==> flow/design.v <==
module ysyx_24090012_CLINT (
    input wire         clk,
    input wire         rst,
    input  wire        s_axi_arvalid,
    output reg         s_axi_arready,
    input  wire [31:0] s_axi_araddr,
    output reg         s_axi_rvalid,
    input  wire        s_axi_rready,
    output reg [31:0]  s_axi_rdata,
    output wire [1:0]  s_axi_rresp
);
    localparam CLOCK_DIV_FACTOR = 64;   
    localparam DIV_SHIFT = 6;           
    localparam DIV_COUNTER_WIDTH = 6;   
    localparam IDLE = 1'b0;
    localparam READ = 1'b1;
    reg state;
    reg [63:0] mtime;
    reg [31:0] addr_r;
    reg [DIV_COUNTER_WIDTH-1:0] div_counter;
    wire mtime_inc = (div_counter == 0);
    wire [63:0] divided_time = mtime >> DIV_SHIFT;
    wire sel_high_word = (addr_r[3:0] == 4'hC);
    always @(posedge clk or posedge rst) begin
        if (rst) begin
            div_counter <= 0;
        end else begin
            div_counter <= div_counter + 1;
        end
    end
    always @(posedge clk or posedge rst) begin
        if (rst) begin
            mtime <= 64'h0;
            state <= IDLE;
            addr_r <= 32'h0;
        end else begin
            if (mtime_inc) mtime <= mtime + 64'h1;
            case (state)
                IDLE: if (s_axi_arvalid) state <= READ;
                READ: if (s_axi_rready) state <= IDLE;
            endcase
            if (state == IDLE && s_axi_arvalid)
                addr_r <= s_axi_araddr;
        end
    end
    always @(posedge clk or posedge rst) begin
        if (rst) begin
            s_axi_arready <= 1'b0;
            s_axi_rvalid <= 1'b0;
            s_axi_rdata <= 32'h0;
        end else begin
            s_axi_arready <= (state == IDLE);
            s_axi_rvalid <= (state == READ);
            if (state == READ) begin
                s_axi_rdata <= sel_high_word ? divided_time[63:32] : 
                                              divided_time[31:0];
            end
        end
    end
    assign s_axi_rresp = 2'b00;
endmodule
# Step by step through the tools: ysyx_24090012_CLINT

What the tools print for ysyx_24090012_CLINT, step after step.
Lines are those of the file above, counted from 1.
Operators: Yosys type, input widths -> output width; for muxes data width and select width s.
Not given: -

Top: ysyx_24090012_CLINT
Clock: clk
Standard-cell library: sky130hd
Corner: tt_025C_1v80

# After elaboration

Counts by Yosys on the flattened word-level netlist (proc, flatten, opt, wreduce; memories kept). Register bits leave out memories and registers merged into their read ports (data or address); mux counts leave out enables and synchronous resets folded into registers. Print and check cells are left out. Cells with the same type and inputs are merged into one.

Add/subtract/negate cells: 2
Equal/unequal tests: 1
Multiplexer cells: 4
Bitwise operators: 1
Reduce/logical cells: 2

Operators with widths:

| kind                  | count |
| $add 64x1->64 const B | 1 |
| $mux 32               | 1 |
| $add 6x1->6 const B   | 1 |
| $logic_not 6->1       | 1 |
| $eq 4x4->1 const B    | 1 |
| $pmux 1 s2            | 1 |
| $mux 1                | 2 |
| $logic_and 1x1->1     | 1 |
| $not 1->1             | 1 |

Flip-flop bits (word level): 109
Input bits: 36
Word-level cells: 17

# Longest topological paths

Longest topological path by Yosys (ltp), each cell counted once; first at word level (registers and memories cut), then after technology mapping (sequential cells cut; the memories' decode and read muxes count).

Depth in word-level cells: 2
ABC_AREA: 0
Mapped depth: 7
Depth with buffers taken out: 7

# Synthesis result

The flow's flattened synthesis, as Yosys stat reports it; memories are mapped. The netlist is that of the ABC_AREA named above (0 if unset); the other value can give another one.

Standard cells after synthesis: 466
Mapped area: 0.0050348 sq mm
Sequential area: 0.0027276 sq mm
Mapped flip-flops: 109
Buffer cells: 17

Cells by type:

| type                       | count | total area (sq um) |
| sky130_fd_sc_hd__dfrtp_1   | 109   | 2.73E+03 |
| sky130_fd_sc_hd__xor2_1    | 42    | 367.853 |
| sky130_fd_sc_hd__mux2i_1   | 26    | 260.25 |
| sky130_fd_sc_hd__xnor2_1   | 25    | 218.96 |
| sky130_fd_sc_hd__nor2_1    | 50    | 187.68 |
| sky130_fd_sc_hd__nand2_1   | 38    | 142.637 |
| sky130_fd_sc_hd__a21oi_1   | 26    | 130.125 |
| sky130_fd_sc_hd__nand3_1   | 26    | 130.125 |
| sky130_fd_sc_hd__nand4_1   | 19    | 118.864 |
| sky130_fd_sc_hd__nor3_1    | 20    | 100.096 |
| sky130_fd_sc_hd__nor4_1    | 10    | 62.56 |
| sky130_fd_sc_hd__mux2_2    | 5     | 56.304 |
| sky130_fd_sc_hd__o2bb2ai_1 | 6     | 52.55 |
| sky130_fd_sc_hd__nor4_2    | 4     | 50.048 |
| sky130_fd_sc_hd__and3_1    | 7     | 43.792 |
| sky130_fd_sc_hd__inv_1     | 11    | 41.29 |
| sky130_fd_sc_hd__ha_1      | 3     | 37.536 |
| sky130_fd_sc_hd__and4_1    | 4     | 35.034 |

Not listed: further types 21, cells in them 35.

# Path before layout

Path of least setup slack by OpenSTA after synthesis, without wires, with an ideal clock, recovery checks aside; 20% of the period is set as input and as output delay. Where synthesis merged equal registers, the netlist keeps one of their names.

Kind: register -> register
From: register div_counter[0]
To: register mtime[62]
Period: 2.68 ns
Setup time: 0.079 ns
Arrival: 1.899 ns
Required time: 2.601 ns
Slack: 0.702 ns
Path delay: 1.978 ns
Stages on the path: 8
Period reached after synthesis: 1.978 ns

"path delay" = arrival - input delay + setup time.
"stages on the path": output pins that drive a net of the path, with the launching flip-flop's if there is one; two outputs of one cell count as two.
"period reached after synthesis" is the clock period less the worst setup slack; recovery checks do not enter. This is arithmetic on one report: input and output delays are still those of the set period (20% each).
Between the ends stands the longest chain of elaborated cells between them, by number of cells; it is not shown to be the way that was timed. Of several equally long chains one is given.
Each line given opens the expression or statement behind the cell; cells for indexed reads and writes are added by Yosys, which also makes memories of some case tables.

Path through: sky130_fd_sc_hd__dfrtp_1 -> sky130_fd_sc_hd__inv_1 -> sky130_fd_sc_hd__ha_1 -> sky130_fd_sc_hd__nand4bb_1 -> sky130_fd_sc_hd__nor4_2 -> sky130_fd_sc_hd__nand4_1 -> sky130_fd_sc_hd__nor3b_1 -> sky130_fd_sc_hd__xor2_1
Length of the longest elaborated chain: 1

RTL lines, path after synthesis:

| element         | line | source |
| from (decl)     | 20   | `reg [DIV_COUNTER_WIDTH-1:0] div_counter;` |
| from (assign)   | 26   | `div_counter <= 0;` |
| from (assign)   | 28   | `div_counter <= div_counter + 1;` |
| $logic_not 6->1 | 21   | `wire mtime_inc = (div_counter == 0);` |
| to (assign)     | 33   | `mtime <= 64'h0;` |
| to (assign)     | 37   | `if (mtime_inc) mtime <= mtime + 64'h1;` |
| to (decl)       | 18   | `reg [63:0] mtime;` |

# Timing after layout

Path of least setup slack in the final report of entry A (OpenROAD, finished layout, wires in). Where an end is a register, its clock arrival counts in the times.

Kind: register -> register
From: register mtime[1]
To: register mtime[41]
Period: 1.72 ns
Setup time: 0.07 ns
Arrival: 2.20 ns
Required time: 2.00 ns
Slack: -0.20 ns
Stages on the path: 9

Between the ends stands the longest chain of elaborated cells between them, by number of cells; it is not shown to be the way that was timed. Of several equally long chains one is given.

Path through: sky130_fd_sc_hd__dfrtp_1 -> sky130_fd_sc_hd__buf_4 -> sky130_fd_sc_hd__nor4bb_1 -> sky130_fd_sc_hd__and3_4 -> sky130_fd_sc_hd__nand4_1 -> sky130_fd_sc_hd__buf_4 -> sky130_fd_sc_hd__buf_6 -> sky130_fd_sc_hd__nor2_4 -> sky130_fd_sc_hd__xnor2_2
Length of the longest elaborated chain: 1

RTL lines, path post-layout:

| element       | line | source |
| from (decl)   | 18   | `reg [63:0] mtime;` |
| from (assign) | 33   | `mtime <= 64'h0;` |
| from (assign) | 37   | `if (mtime_inc) mtime <= mtime + 64'h1;` |
| $add 64x1->64 | 37   |  |
| to (assign)   | 33   |  |
| to (assign)   | 37   |  |
| to (decl)     | 18   |  |

Wiki page: ysyx_24090012_CLINT / flow data

Below are 2 stored runs of the flow (Yosys, OpenROAD; platform sky130hd) on ysyx_24090012_CLINT, each with its settings and what was measured, unordered. Constraints: input delay and output delay 20% of the set period each, output load 0.01 pF.
"reached clock period" is the run's clock period less its worst setup slack. It is reckoned from that one timing run; input and output delays stay at 20% of the period that was set.
"time of the worst setup path" = time allowed to the worst setup path (clock period - input delay - output delay, where it has them) - its slack; a late launch clock adds to it, a late capture clock takes from it.
Settings: . = not set for that run.
A result given as . is not shown for that run.

| item                                     | entry A              | entry B |
| period_ns                                | 1.72                 | 2.09    |
| CAP_MARGIN                               | 20                   | 0       |
| CORE_MARGIN                              | 2                    | 2       |
| CORE_UTILIZATION                         | 40                   | 61      |
| SLEW_MARGIN                              | 20                   | 20      |
| SETUP_SLACK_MARGIN                       | .                    | 0.09    |
| PLACE_DENSITY_LB_ADDON                   | .                    | 0.16    |
| CORE_ASPECT_RATIO                        | .                    | 1.61    |
| CELL_PAD_IN_SITES_DETAIL_PLACEMENT       | .                    | 1       |
| mapped cell area after synthesis (sq mm) | 0.0050348            | .       |
| die outline area (sq mm)                 | 0.0135001            | .       |
| standard-cell area after layout (sq mm)  | 0.0076123            | .       |
| worst setup slack after layout (ns)      | -0.203               | .       |
| setup total negative slack (ns)          | -2.331               | .       |
| reached clock period (ns)                | 1.923                | .       |
| time of the worst setup path (ns)        | 1.92                 | .       |
| critical path kind                       | register -> register | .       |

Entry B: no final report: clock tree synthesis broke off with DPL-0033
